==> flow/design.v <==
module Controller (
    input logic clk,
    input logic rst,
    input logic ready,  
    output logic i_en_array,
    output logic i_en_ppu,
    output logic ifmap_wen,  
    output logic ifmap_ren,
    output logic weight_wen,
    output logic weight_ren,
    output logic bias_wen,
    output logic bias_ren,
    output logic ofmap_ren,
    output logic [11:0] data_address,  
    output logic compute_stage0,  
    input logic valid_array,
    input logic mode,
    output logic done,
    output logic mode1_step0
);
parameter   IDLE = 3'd0,
            READ_IFMAP = 3'd1,
            READ_WEIGHT = 3'd2,
            READ_BIAS = 3'd3,
            ARRAY = 3'd4, 
            PPU = 3'd5, 
            DONE = 3'd6;
logic [2:0] cur_state, next_state;
logic [7:0] ppu_count;
logic [3:0] compute_stage;
assign compute_stage0 = compute_stage[0];
assign ofmap_ren = (cur_state == PPU);
always @(posedge clk) begin
    if(rst) mode1_step0 <= 0;
    else if(mode == 0) mode1_step0 <= 0;
    else if(ready) mode1_step0 <= !mode1_step0;
    else mode1_step0 <= mode1_step0;
end
always @(posedge clk) begin
    if (rst) data_address <= 12'd0;
    else if(cur_state != next_state) data_address <= 12'd0;
    else if(next_state == PPU) data_address <= data_address + 1;
    else if(cur_state == READ_IFMAP || cur_state == READ_WEIGHT || cur_state == READ_BIAS) data_address <= data_address + 1;
    else if(data_address[1:0] == 2'd1 && !i_en_array) data_address <= data_address - 1;
    else if(next_state == ARRAY) data_address <= data_address + 1;
    else data_address <= data_address;
end
always @(posedge clk) begin
    if(rst) begin 
        ifmap_ren <= 0;
        weight_ren <= 0;
        bias_ren <= 0;
    end
    else if(next_state == ARRAY) begin
        ifmap_ren <= 1;
        weight_ren <= 1;
        bias_ren <= 1;
    end 
    else begin
        ifmap_ren <= 0;
        weight_ren <= 0;
        bias_ren <= 0;
    end 
end
always @(posedge clk) begin
    if(rst) i_en_array <= 0;
    else if(data_address == 0 && cur_state == ARRAY) i_en_array <= 1;
    else if(cur_state == ARRAY) i_en_array <= valid_array;
    else i_en_array <= 0;
end
always @(posedge clk) begin
    if(rst) compute_stage <= 4'd0;
    else if(ready) compute_stage <= 0;
    else if(valid_array) compute_stage <= compute_stage + 1;
    else compute_stage <= compute_stage;
end
always @(posedge clk) begin
    if(rst) ppu_count <= 8'd0;
    else if(cur_state == PPU) ppu_count <= ppu_count + 1;
    else ppu_count <= 8'd0;
end
assign  ifmap_wen = (cur_state == READ_IFMAP);
assign  weight_wen = (cur_state == READ_WEIGHT);
assign  bias_wen = (cur_state == READ_BIAS);
assign  done = (cur_state == DONE);
assign  i_en_ppu = (cur_state == PPU && data_address != 0);
always @(posedge clk) begin
    if(rst) cur_state <= IDLE;
    else cur_state <= next_state;
end
always @(*) begin
    case (cur_state)
        IDLE: next_state = (ready)? READ_IFMAP : IDLE;
        READ_IFMAP: next_state = (data_address == 64 / 4 - 1)? READ_WEIGHT : READ_IFMAP;
        READ_WEIGHT: next_state = (data_address == 64 * 64 / 4 - 1)? READ_BIAS : READ_WEIGHT;
        READ_BIAS: next_state = (data_address == 64 - 1)? ARRAY : READ_BIAS;
        ARRAY: next_state = ({1'b0,compute_stage} == 16 - 1 && valid_array)? PPU : ARRAY;
        PPU: next_state = (ppu_count == 64)? DONE : PPU;
        DONE: next_state = (ready)? READ_IFMAP : DONE; 
        default: next_state = IDLE;
    endcase
end
endmodule
Reports on Controller. What the tools print for Controller, step after step. Line numbers count from 1 in the design file above. Operators: Yosys type, input widths -> output width; for muxes data width and select width s. Cell names lack the library's common part. Not given: --

Top module: Controller. Clock input: clk. Cell library: sky130hd. Timing corner: tt_025C_1v80.

After elaboration. Yosys after proc, flatten, opt, wreduce and memory -nomap, before mapping. Memory bits, and registers merged into a memory's read port (data or address), are not among the register bits. Print and check cells are not counted. Equal cells are merged and count once.

For register bits after elaboration the number is 30. The entry for input port bits reads 5. For output and inout port bits the number is 24. Cells after elaboration: 59.

The entry for $add $sub $neg reads 4. The entry for equality and inequality tests reads 15. For multiplexer cells the number is 15. Bitwise logic cells: 2. For reductions and logical operators the number is 16.

Operators by type and width (number): $mux 12 (4); $pmux 3 s7 (1); $eq 3x3->1 const B (5); $add 12x1->12 const B (1); $sub 12x1->12 const B (1); $eq 12x10->1 const B (1); $eq 12x4->1 const B (1); $eq 12x6->1 const B (1); $logic_not 12->1 (1); $reduce_bool 12->1 (1); $reduce_or 2->1 (4); $add 8x1->8 const B (1); $eq 8x7->1 const B (1); $eq 3x2->1 const B (2); $mux 3 (2); $mux 1 (6); $logic_and 1x1->1 (4); $add 4x1->4 const B (1); $eq 4x4->1 const B (1); $reduce_bool 4->1 (1); $mux 2 (2); $eq 3x1->1 const B (1); $ne 3x3->1 (1); $logic_not 3->1 (1); $logic_or 1x1->1 (2); $not 1->1 (2); $logic_not 1->1 (2); $eq 2x1->1 const B (1).

Depth. Depth = most cells in a row (Yosys ltp): at word level without a register or memory, in the mapped netlist without a sequential cell, where the memories' decode and read muxes count.

For depth in word-level cells the number is 9. The entry for ABC_AREA reads 0. The entry for mapped depth reads 10. Depth with buffers taken out: 8.

Synthesis result. The flow's flattened synthesis, as Yosys stat reports it; memories are mapped. The netlist is that of the ABC_AREA named above (0 if unset); the other value can give another one. Totals and module areas in this step are rounded.

Cell count: 246. The entry for mapped area reads 0.001993 mm2. For sequential part of the area the number is 0.0006006 mm2. Under flip-flop cells stands 30. The figure for buffer cells is 18.

Cells by type: dfxtp_1 (number 30, area in all 600.576 um2); mux2i_1 (number 11, area in all 110.106 um2); nor2_1 (number 24, area in all 90.086 um2); ha_1 (number 7, area in all 87.584 um2); nand4_1 (number 14, area in all 87.584 um2); nand4b_1 (number 8, area in all 70.067 um2); xor2_1 (number 8, area in all 70.067 um2); nand3_1 (number 13, area in all 65.062 um2); nor4_1 (number 10, area in all 62.56 um2); a31oi_1 (number 9, area in all 56.304 um2); nand2_1 (number 15, area in all 56.304 um2); nor3_1 (number 10, area in all 50.048 um2); and3_1 (number 6, area in all 37.536 um2); clkbuf_1 (number 10, area in all 37.536 um2); xnor2_1 (number 4, area in all 35.034 um2); inv_1 (number 9, area in all 33.782 um2); nand2b_1 (number 5, area in all 31.28 um2); a21oi_1 (number 6, area in all 30.029 um2).

Other cell types: 30; their cells: 47.

Worst setup path after synthesis. Source: OpenSTA report_checks on the synthesized netlist (no wires, ideal clock, input and output delay 20% of the period each), path of least setup slack; recovery checks are left aside. Register names are those of the netlist, which keeps one name where synthesis merged equal registers.

Kind: reg2reg. Start point: register ppu_count[0]. End point: register data_address[7]. The entry for period reads 2.86 ns. Under setup time stands 0.117 ns. The figure for launch time at the first pin is 0.000 ns. For arrival the number is 1.988 ns. The entry for required time reads 2.743 ns. The figure for setup slack is 0.755 ns. Under path delay stands 2.105 ns. Under driving pins on the path stands 10. The figure for path buffers is 1. Under synthesis period reached stands 2.105 ns.

"path delay" is the arrival time less input delay plus setup time. "driving pins on the path" counts driving pins, that of a launching flip-flop among them; a cell with two outputs on the path counts twice. "synthesis period reached" is the clock period less the worst setup slack; recovery checks do not enter. This is arithmetic on one report: input and output delays are still those of the set period (20% each). Between the ends stands the longest chain of elaborated cells between them, by number of cells; it is not shown to be the way that was timed. Of several equally long chains one is given. Each line given opens the expression or statement behind the cell; cells for indexed reads and writes are added by Yosys, which also makes memories of some case tables. At most two assigning lines are given for a register; there are more.

Cells stage by stage: dfxtp_1 > inv_1 > ha_1 > nor3b_1 > a21boi_1 > o21a_1 > buf_6 > or3_4 > a311o_1 > and4b_1. Length of the longest elaborated chain: 8. The entry for elaborated cells on any way between the ends reads 12. Those cells by class: eq/ne: 4; mux: 6; reduce/logical: 2.

RTL lines, path after synthesis: start: declaration (line 29) `logic [7:0] ppu_count;`; start: assignment (line 78) `if(rst) ppu_count <= 8'd0;`; start: assignment (line 79) `else if(cur_state == PPU) ppu_count <= ppu_count + 1;`; $eq 8x7->1 (line 98) `PPU: next_state = (ppu_count == 64)? DONE : PPU;`; $mux 2 (line 98); $pmux 3 s7 (line 92) `case (cur_state)`; $eq 3x3->1 (line 45) `else if(next_state == ARRAY) data_address <= data_address + 1;`; $mux 12 (line 45); $mux 12 (line 44) `else if(data_address[1:0] == 2'd1 && !i_en_array) data_address <= data_address - 1;`; $mux 12 (line 43) `else if(cur_state == READ_IFMAP || cur_state == READ_WEIGHT || cur_state == READ_BIAS) data_address <= data_ad ...`; $mux 12 (line 42) `else if(next_state == PPU) data_address <= data_address + 1;`; end: assignment (line 42); end: assignment (line 43); end: declaration (line 14) `output logic [11:0] data_address,`.

Path in the finished layout. From the final timing report of run 2: the path of least setup slack in the routed layout; clock arrival at registers is part of the times.

Kind: reg2out. Start point: register cur_state[1]. End point: output weight_wen. The entry for period reads 2.23 ns. Output delay: 0.45 ns. The figure for launch time at the first pin is 0.28 ns. For arrival the number is 1.76 ns. The entry for required time reads 1.78 ns. The figure for setup slack is 0.02 ns. Under driving pins on the path stands 4. The figure for path buffers is 2.

Between the ends stands the longest chain of elaborated cells between them, by number of cells; it is not shown to be the way that was timed. Of several equally long chains one is given.

Cells stage by stage: dfxtp_1 > buf_12 > nor3b_1 > clkdlybuf4s50_1. Length of the longest elaborated chain: 1. The entry for elaborated cells on any way between the ends reads 1. Those cells by class: eq/ne: 1.

RTL lines, path post-layout: start: declaration (line 28) `logic [2:0] cur_state, next_state;`; start: assignment (line 88) `if(rst) cur_state <= IDLE;`; start: assignment (line 89) `else cur_state <= next_state;`; $eq 3x2->1 (line 83) `assign  weight_wen = (cur_state == READ_WEIGHT);`; end: declaration (line 9) `output logic weight_wen,`.

Record of 2 stored runs of the RTL-to-layout flow on Controller, platform sky130hd. The runs are unordered. Constraints: input delay and output delay 20% of the set period each, output load 0.01 pF. By "clock period achieved" is meant the clock period of the run minus its worst setup slack. This is arithmetic on one report: input and output delays are still those of the set period (20% each). "worst path time" means the part of the period allowed to the worst setup path (the constraints hold back 20% at inputs and 20% at outputs) less its slack; where the path has registers, the arrival times of their clocks count too. By "total power after layout" is meant OpenSTA's value without simulated activity: inputs other than the clock are taken to toggle once in ten clock periods, and the tool carries that through the logic. Values from the reports are rounded here.

Files of run 1:
==> flow/run.sh <==
#!/bin/bash
# the make line also repeats the synthesis and layout settings of config.mk as NAME=value (left out here)
make -C /OpenROAD-flow-scripts/flow DESIGN_CONFIG=/design/flow/config.mk WORK_HOME=/design/flow/orfs CLKGATE_MAP_FILE= finish
==> flow/config.mk <==
export PLATFORM = sky130hd
export DESIGN_NAME = Controller
export DESIGN_NICKNAME = Controller
export VERILOG_FILES = /design/flow/design.v
export SDC_FILE = /design/flow/constraint.sdc
export NUM_CORES = 4
export LEC_CHECK = 0
export CAP_MARGIN = 20
export CELL_PAD_IN_SITES_DETAIL_PLACEMENT = 2
export CELL_PAD_IN_SITES_GLOBAL_PLACEMENT = 1
export CORE_ASPECT_RATIO = 0.65
export CORE_MARGIN = 4
export CORE_UTILIZATION = 62
export GPL_TIMING_DRIVEN = 1
export MAX_ROUTING_LAYER = met5
export PLACE_DENSITY_LB_ADDON = 0.3
export SETUP_SLACK_MARGIN = 0.98
export SLEW_MARGIN = 40
==> flow/constraint.sdc <==
create_clock -name core_clock -period 3.66 [get_ports {clk}]
set_input_delay 0.7320 -clock core_clock [delete_from_list [all_inputs] [get_ports {clk}]]
set_output_delay 0.7320 -clock core_clock [all_outputs]
set_load 0.01 [all_outputs]

Outcome of run 1: unfinished; error FLW-0024 in placement.

Files of run 2:
==> flow/run.sh <==
#!/bin/bash
# the make line also repeats the synthesis and layout settings of config.mk as NAME=value (left out here)
make -C /OpenROAD-flow-scripts/flow DESIGN_CONFIG=/design/flow/config.mk WORK_HOME=/design/flow/orfs CLKGATE_MAP_FILE= finish
==> flow/config.mk <==
export PLATFORM = sky130hd
export DESIGN_NAME = Controller
export DESIGN_NICKNAME = Controller
export VERILOG_FILES = /design/flow/design.v
export SDC_FILE = /design/flow/constraint.sdc
export NUM_CORES = 4
export LEC_CHECK = 0
export CAP_MARGIN = 25
export CELL_PAD_IN_SITES_DETAIL_PLACEMENT = 2
export CELL_PAD_IN_SITES_GLOBAL_PLACEMENT = 2
export CORE_MARGIN = 5
export CORE_UTILIZATION = 20
export CTS_CLUSTER_DIAMETER = 63
export GPL_ROUTABILITY_DRIVEN = 1
export GPL_TIMING_DRIVEN = 1
export HOLD_SLACK_MARGIN = 0.24
export PLACE_DENSITY_LB_ADDON = 0.19
export SETUP_SLACK_MARGIN = -0.11
export SLEW_MARGIN = 10
export TNS_END_PERCENT = 70
==> flow/constraint.sdc <==
create_clock -name core_clock -period 2.23 [get_ports {clk}]
set_input_delay 0.4460 -clock core_clock [delete_from_list [all_inputs] [get_ports {clk}]]
set_output_delay 0.4460 -clock core_clock [all_outputs]
set_load 0.01 [all_outputs]

Results of run 2. The worst path time stands at 1.76 ns. Type of the worst setup path: reg2out. The mapped cell area after synthesis stands at 0.001993 mm2. The final utilization reads 29.2 %. The total power after layout is 1.738 mW. The clock period achieved stands at 2.206 ns. The measured summed negative setup slack is 0.000 ns. The std-cell area (final layout) is 0.002845 mm2. The measured worst hold slack after layout is 0.535 ns. The setup slack of the worst path is 0.024 ns. The full die area stands at 0.01206 mm2.

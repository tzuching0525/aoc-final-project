==> flow/design.v <==
module PE (
    input clk,
    input rst,
    input signed [7:0] ifmap,
    input signed [7:0] weight,
    input signed [31:0] bias,
    input en,
    output reg signed [31:0] opsum,
    output reg valid
);
    wire signed [31:0] ifmap_adjusted = {{24{ifmap[7]}},ifmap};  
    wire signed [31:0] weight_adjusted = {{24{weight[7]}},weight};  
    always @(posedge clk) begin
        if(rst) begin
            opsum <= 32'd0;
            valid <= 1'd0;  
        end 
        else begin
            opsum <= (en)? (ifmap_adjusted * weight_adjusted + bias) : 32'd0;
            valid <= en;
        end 
    end
endmodule
Step by step through the tools: PE
What the tools print for PE, step after step. Lines are those of the file above, counted from 1. Operators carry their Yosys type and port widths (W data, S select, Z words). The mark n/a stands for no value.

Top module: PE. Clock: clk. Library: sky130hd. Timing corner: tt_025C_1v80.

After elaboration
Source: Yosys, flattened and elaborated, memories not mapped. Widths are those after wreduce. Registers that Yosys merges into a memory's read port (data or address) are not register bits. Print and check cells do not count. Equal cells are merged and count once.

The figure for register bits is 33. The entry for input bits reads 51. Output and inout bits: 33. Under elaborated cells stands 6.

The entry for add/sub/neg operators reads 1. For multipliers the number is 1. Bitwise gates (word level): 1. Reduce/logical cells: 1.

Operator list (count): $mul A8 B8 Y16 (1); $add A32 B32 Y32 (1); $reduce_or A2 Y1 (1); $not A1 Y1 (1).

Depth
Yosys ltp: most cells in a row. Word level: on the elaborated netlist, between registers, memories and ports. Mapped: between sequential cells and ports; inverters and the memories' decode and read muxes count.

The entry for depth after elaboration reads 2. The entry for ABC_AREA reads 0. The entry for depth in mapped cells reads 28. Depth with buffers taken out: 28.

Synthesis result
Source: synth_stat.txt of the flow (Yosys; design flattened, memories mapped). It holds for the ABC_AREA given above (unset counts as 0); a run with the other value may have another netlist.

Under standard cells after synthesis stands 576. Cell area after synthesis: 4928.5 um^2. The figure for sequential part of the area is 660.6 um^2. For flip-flops the number is 33. Buffers: 5.

Cells by type: sky130_fd_sc_hd__fa_1 (count 56, total area 1.12E+03 um^2); sky130_fd_sc_hd__ha_1 (count 62, total area 775.744 um^2); sky130_fd_sc_hd__dfxtp_1 (count 33, total area 660.634 um^2); sky130_fd_sc_hd__inv_1 (count 102, total area 382.867 um^2); sky130_fd_sc_hd__and2_1 (count 49, total area 306.544 um^2); sky130_fd_sc_hd__xnor2_1 (count 25, total area 218.96 um^2); sky130_fd_sc_hd__a21oi_1 (count 37, total area 185.178 um^2); sky130_fd_sc_hd__nor2_1 (count 38, total area 142.637 um^2); sky130_fd_sc_hd__nand2_1 (count 33, total area 123.869 um^2); sky130_fd_sc_hd__a21o_1 (count 15, total area 112.608 um^2); sky130_fd_sc_hd__xor2_1 (count 12, total area 105.101 um^2); sky130_fd_sc_hd__nor3_1 (count 14, total area 70.067 um^2); sky130_fd_sc_hd__nor2b_1 (count 9, total area 56.304 um^2); sky130_fd_sc_hd__o21bai_1 (count 6, total area 45.043 um^2); sky130_fd_sc_hd__a211oi_1 (count 5, total area 37.536 um^2); sky130_fd_sc_hd__nand2b_1 (count 6, total area 37.536 um^2); sky130_fd_sc_hd__a31oi_1 (count 5, total area 31.28 um^2); sky130_fd_sc_hd__mux2i_1 (count 3, total area 30.029 um^2).

Not listed: further types 34, cells in them 66.

Worst setup path after synthesis
Path of least setup slack by OpenSTA after synthesis, without wires, with an ideal clock, recovery checks aside; 20% of the period is set as input and as output delay. Where synthesis merged equal registers, the netlist keeps one of their names.

Path kind: input to register. Start point: input weight[3]. End point: register opsum[26]. For period the number is 17.2 ns. Under input delay stands 3.440 ns. The figure for library setup time is 0.071 ns. The entry for time at the first pin reads 3.440 ns. The figure for arrival is 9.790 ns. Data required time: 17.129 ns. Path slack: 7.340 ns. For delay of the path the number is 6.421 ns. The figure for driving pins on the path is 24. Buffers on the path: 0. Synthesis period reached: 9.86 ns.

"delay of the path" = arrival - input delay + setup time. "driving pins on the path": output pins that drive a net of the path, with the launching flip-flop's if there is one; two outputs of one cell count as two. "synthesis period reached" = period - worst setup slack (recovery checks aside). The figure is calculated, with input and output delays left at 20% of the set period. The rows between start and end are the longest chain of elaborated cells between them; the timing report does not say that the signal goes this way. Where chains are equally long, one stands for them. A line is the first line of the expression or statement that the cell stems from. Yosys adds cells for indexed reads and writes and turns some case tables into memories.

Cell sequence: sky130_fd_sc_hd__and2_1 -> sky130_fd_sc_hd__fa_1 -> sky130_fd_sc_hd__inv_1 -> sky130_fd_sc_hd__fa_1 -> sky130_fd_sc_hd__inv_1 -> sky130_fd_sc_hd__fa_1 -> sky130_fd_sc_hd__inv_1 -> sky130_fd_sc_hd__fa_1 -> sky130_fd_sc_hd__inv_1 -> sky130_fd_sc_hd__ha_1 -> sky130_fd_sc_hd__and3_1 -> sky130_fd_sc_hd__a21oi_1 -> sky130_fd_sc_hd__a31oi_1 -> sky130_fd_sc_hd__xnor2_1 -> sky130_fd_sc_hd__ha_1 -> sky130_fd_sc_hd__a21o_1 -> sky130_fd_sc_hd__a21oi_2 -> sky130_fd_sc_hd__nand2_1 -> sky130_fd_sc_hd__a21o_1 -> sky130_fd_sc_hd__a31oi_4 -> sky130_fd_sc_hd__o31ai_2 -> sky130_fd_sc_hd__a211o_1 -> sky130_fd_sc_hd__a311o_1 -> sky130_fd_sc_hd__a21oi_1. The figure for cells in the longest elaborated chain is 2. For elaborated cells between the ends (all ways) the number is 2. For RTL lines with such cells the number is 1. Those cells by class: add/sub: 1; mul: 1.

Ends and longest elaborated chain, after synthesis: from (decl) (RTL line 5) `input signed [7:0] weight,`; $mul A8 B8 Y16 (RTL line 19) `opsum <= (en)? (ifmap_adjusted * weight_adjusted + bias) : 32'd0;`; $add A32 B32 Y32 (RTL line 19); to (assign) (RTL line 15) `opsum <= 32'd0;`; to (assign) (RTL line 19); to (decl) (RTL line 8) `output reg signed [31:0] opsum,`.

Path in the finished layout
From the final timing report of stored run 1: the path of least setup slack in the routed layout; clock arrival at registers is part of the times.

Path kind: input to register. Start point: input weight[7]. End point: register opsum[26]. For period the number is 8.74 ns. Under input delay stands 1.75 ns. The figure for library setup time is 0.07 ns. The entry for time at the first pin reads 1.75 ns. The figure for arrival is 8.28 ns. Data required time: 8.94 ns. Path slack: 0.67 ns. The figure for driving pins on the path is 28. Buffers on the path: 4.

The rows between start and end are the longest chain of elaborated cells between them; the timing report does not say that the signal goes this way. Where chains are equally long, one stands for them.

Cell sequence: sky130_fd_sc_hd__clkdlybuf4s50_1 -> sky130_fd_sc_hd__buf_4 -> sky130_fd_sc_hd__nor2b_2 -> sky130_fd_sc_hd__fa_1 -> sky130_fd_sc_hd__fa_1 -> sky130_fd_sc_hd__fa_1 -> sky130_fd_sc_hd__inv_1 -> sky130_fd_sc_hd__fa_1 -> sky130_fd_sc_hd__inv_1 -> sky130_fd_sc_hd__ha_1 -> sky130_fd_sc_hd__nor3_2 -> sky130_fd_sc_hd__nor2_1 -> sky130_fd_sc_hd__o41ai_2 -> sky130_fd_sc_hd__nand4b_1 -> sky130_fd_sc_hd__a31oi_2 -> sky130_fd_sc_hd__xnor2_2 -> sky130_fd_sc_hd__buf_4 -> sky130_fd_sc_hd__buf_6 -> sky130_fd_sc_hd__ha_1 -> sky130_fd_sc_hd__a21o_1 -> sky130_fd_sc_hd__a21oi_2 -> sky130_fd_sc_hd__nand2_1 -> sky130_fd_sc_hd__a21o_1 -> sky130_fd_sc_hd__a31oi_4 -> sky130_fd_sc_hd__o31ai_2 -> sky130_fd_sc_hd__a211o_1 -> sky130_fd_sc_hd__a311o_1 -> sky130_fd_sc_hd__a21oi_1. The figure for cells in the longest elaborated chain is 2. For elaborated cells between the ends (all ways) the number is 2. For RTL lines with such cells the number is 1. Those cells by class: add/sub: 1; mul: 1.

Ends and longest elaborated chain, post-layout: from (decl) (RTL line 5) `input signed [7:0] weight,`; $mul A8 B8 Y16 (RTL line 19) `opsum <= (en)? (ifmap_adjusted * weight_adjusted + bias) : 32'd0;`; $add A32 B32 Y32 (RTL line 19); to (assign) (RTL line 15) `opsum <= 32'd0;`; to (assign) (RTL line 19); to (decl) (RTL line 8) `output reg signed [31:0] opsum,`.

==> results <==
Design PE on sky130hd. What follows are 2 stored runs of the flow, each under its own settings; their order means nothing. The constraints put input and output delay at 20% of the set period each and load the outputs with 0.01 pF. By "reached clock period" is meant the clock period of the run minus its worst setup slack. This is arithmetic on one report: input and output delays are still those of the set period (20% each).

Files of stored run 1:
==> flow/run.sh <==
#!/bin/bash
# the make line also repeats the synthesis and layout settings of config.mk as NAME=value (left out here)
make -C /OpenROAD-flow-scripts/flow DESIGN_CONFIG=/design/flow/config.mk WORK_HOME=/design/flow/orfs CLKGATE_MAP_FILE= finish
==> flow/config.mk <==
export PLATFORM = sky130hd
export DESIGN_NAME = PE
export DESIGN_NICKNAME = PE
export VERILOG_FILES = /design/flow/design.v
export SDC_FILE = /design/flow/constraint.sdc
export NUM_CORES = 4
export LEC_CHECK = 0
export CAP_MARGIN = 20
export CORE_MARGIN = 2
export CORE_UTILIZATION = 40
export SETUP_SLACK_MARGIN = 0.34
export SLEW_MARGIN = 20
==> flow/constraint.sdc <==
create_clock -name core_clock -period 8.74 [get_ports {clk}]
set_input_delay 1.7480 -clock core_clock [delete_from_list [all_inputs] [get_ports {clk}]]
set_output_delay 1.7480 -clock core_clock [all_outputs]
set_load 0.01 [all_outputs]

Results of stored run 1. For the worst hold slack in the final report the run shows 2.147 ns. The area of the synthesized netlist reads 4928.5 um^2. The measured worst slack on setup checks is 0.668 ns. The die footprint comes to 13225.0 um^2. The measured reached clock period is 8.072 ns. The post-layout utilization reads 52.1%.

Files of stored run 2:
==> flow/run.sh <==
#!/bin/bash
# the make line also repeats the synthesis and layout settings of config.mk as NAME=value (left out here)
make -C /OpenROAD-flow-scripts/flow DESIGN_CONFIG=/design/flow/config.mk WORK_HOME=/design/flow/orfs CLKGATE_MAP_FILE= finish
==> flow/config.mk <==
export PLATFORM = sky130hd
export DESIGN_NAME = PE
export DESIGN_NICKNAME = PE
export VERILOG_FILES = /design/flow/design.v
export SDC_FILE = /design/flow/constraint.sdc
export NUM_CORES = 4
export LEC_CHECK = 0
export CAP_MARGIN = 25
export CELL_PAD_IN_SITES_DETAIL_PLACEMENT = 0
export CORE_MARGIN = 6
export CORE_UTILIZATION = 45
export CTS_CLUSTER_DIAMETER = 382
export GPL_ROUTABILITY_DRIVEN = 0
export SLEW_MARGIN = 20
export TNS_END_PERCENT = 25
==> flow/constraint.sdc <==
create_clock -name core_clock -period 5.21 [get_ports {clk}]
set_input_delay 1.0420 -clock core_clock [delete_from_list [all_inputs] [get_ports {clk}]]
set_output_delay 1.0420 -clock core_clock [all_outputs]
set_load 0.01 [all_outputs]

Results of stored run 2. For the worst hold slack in the final report the run shows 1.450 ns. The area of the synthesized netlist reads 4928.5 um^2. The measured worst slack on setup checks is -1.366 ns. The die footprint comes to 13607.2 um^2. The measured reached clock period is 6.576 ns. The post-layout utilization reads 73.4%.
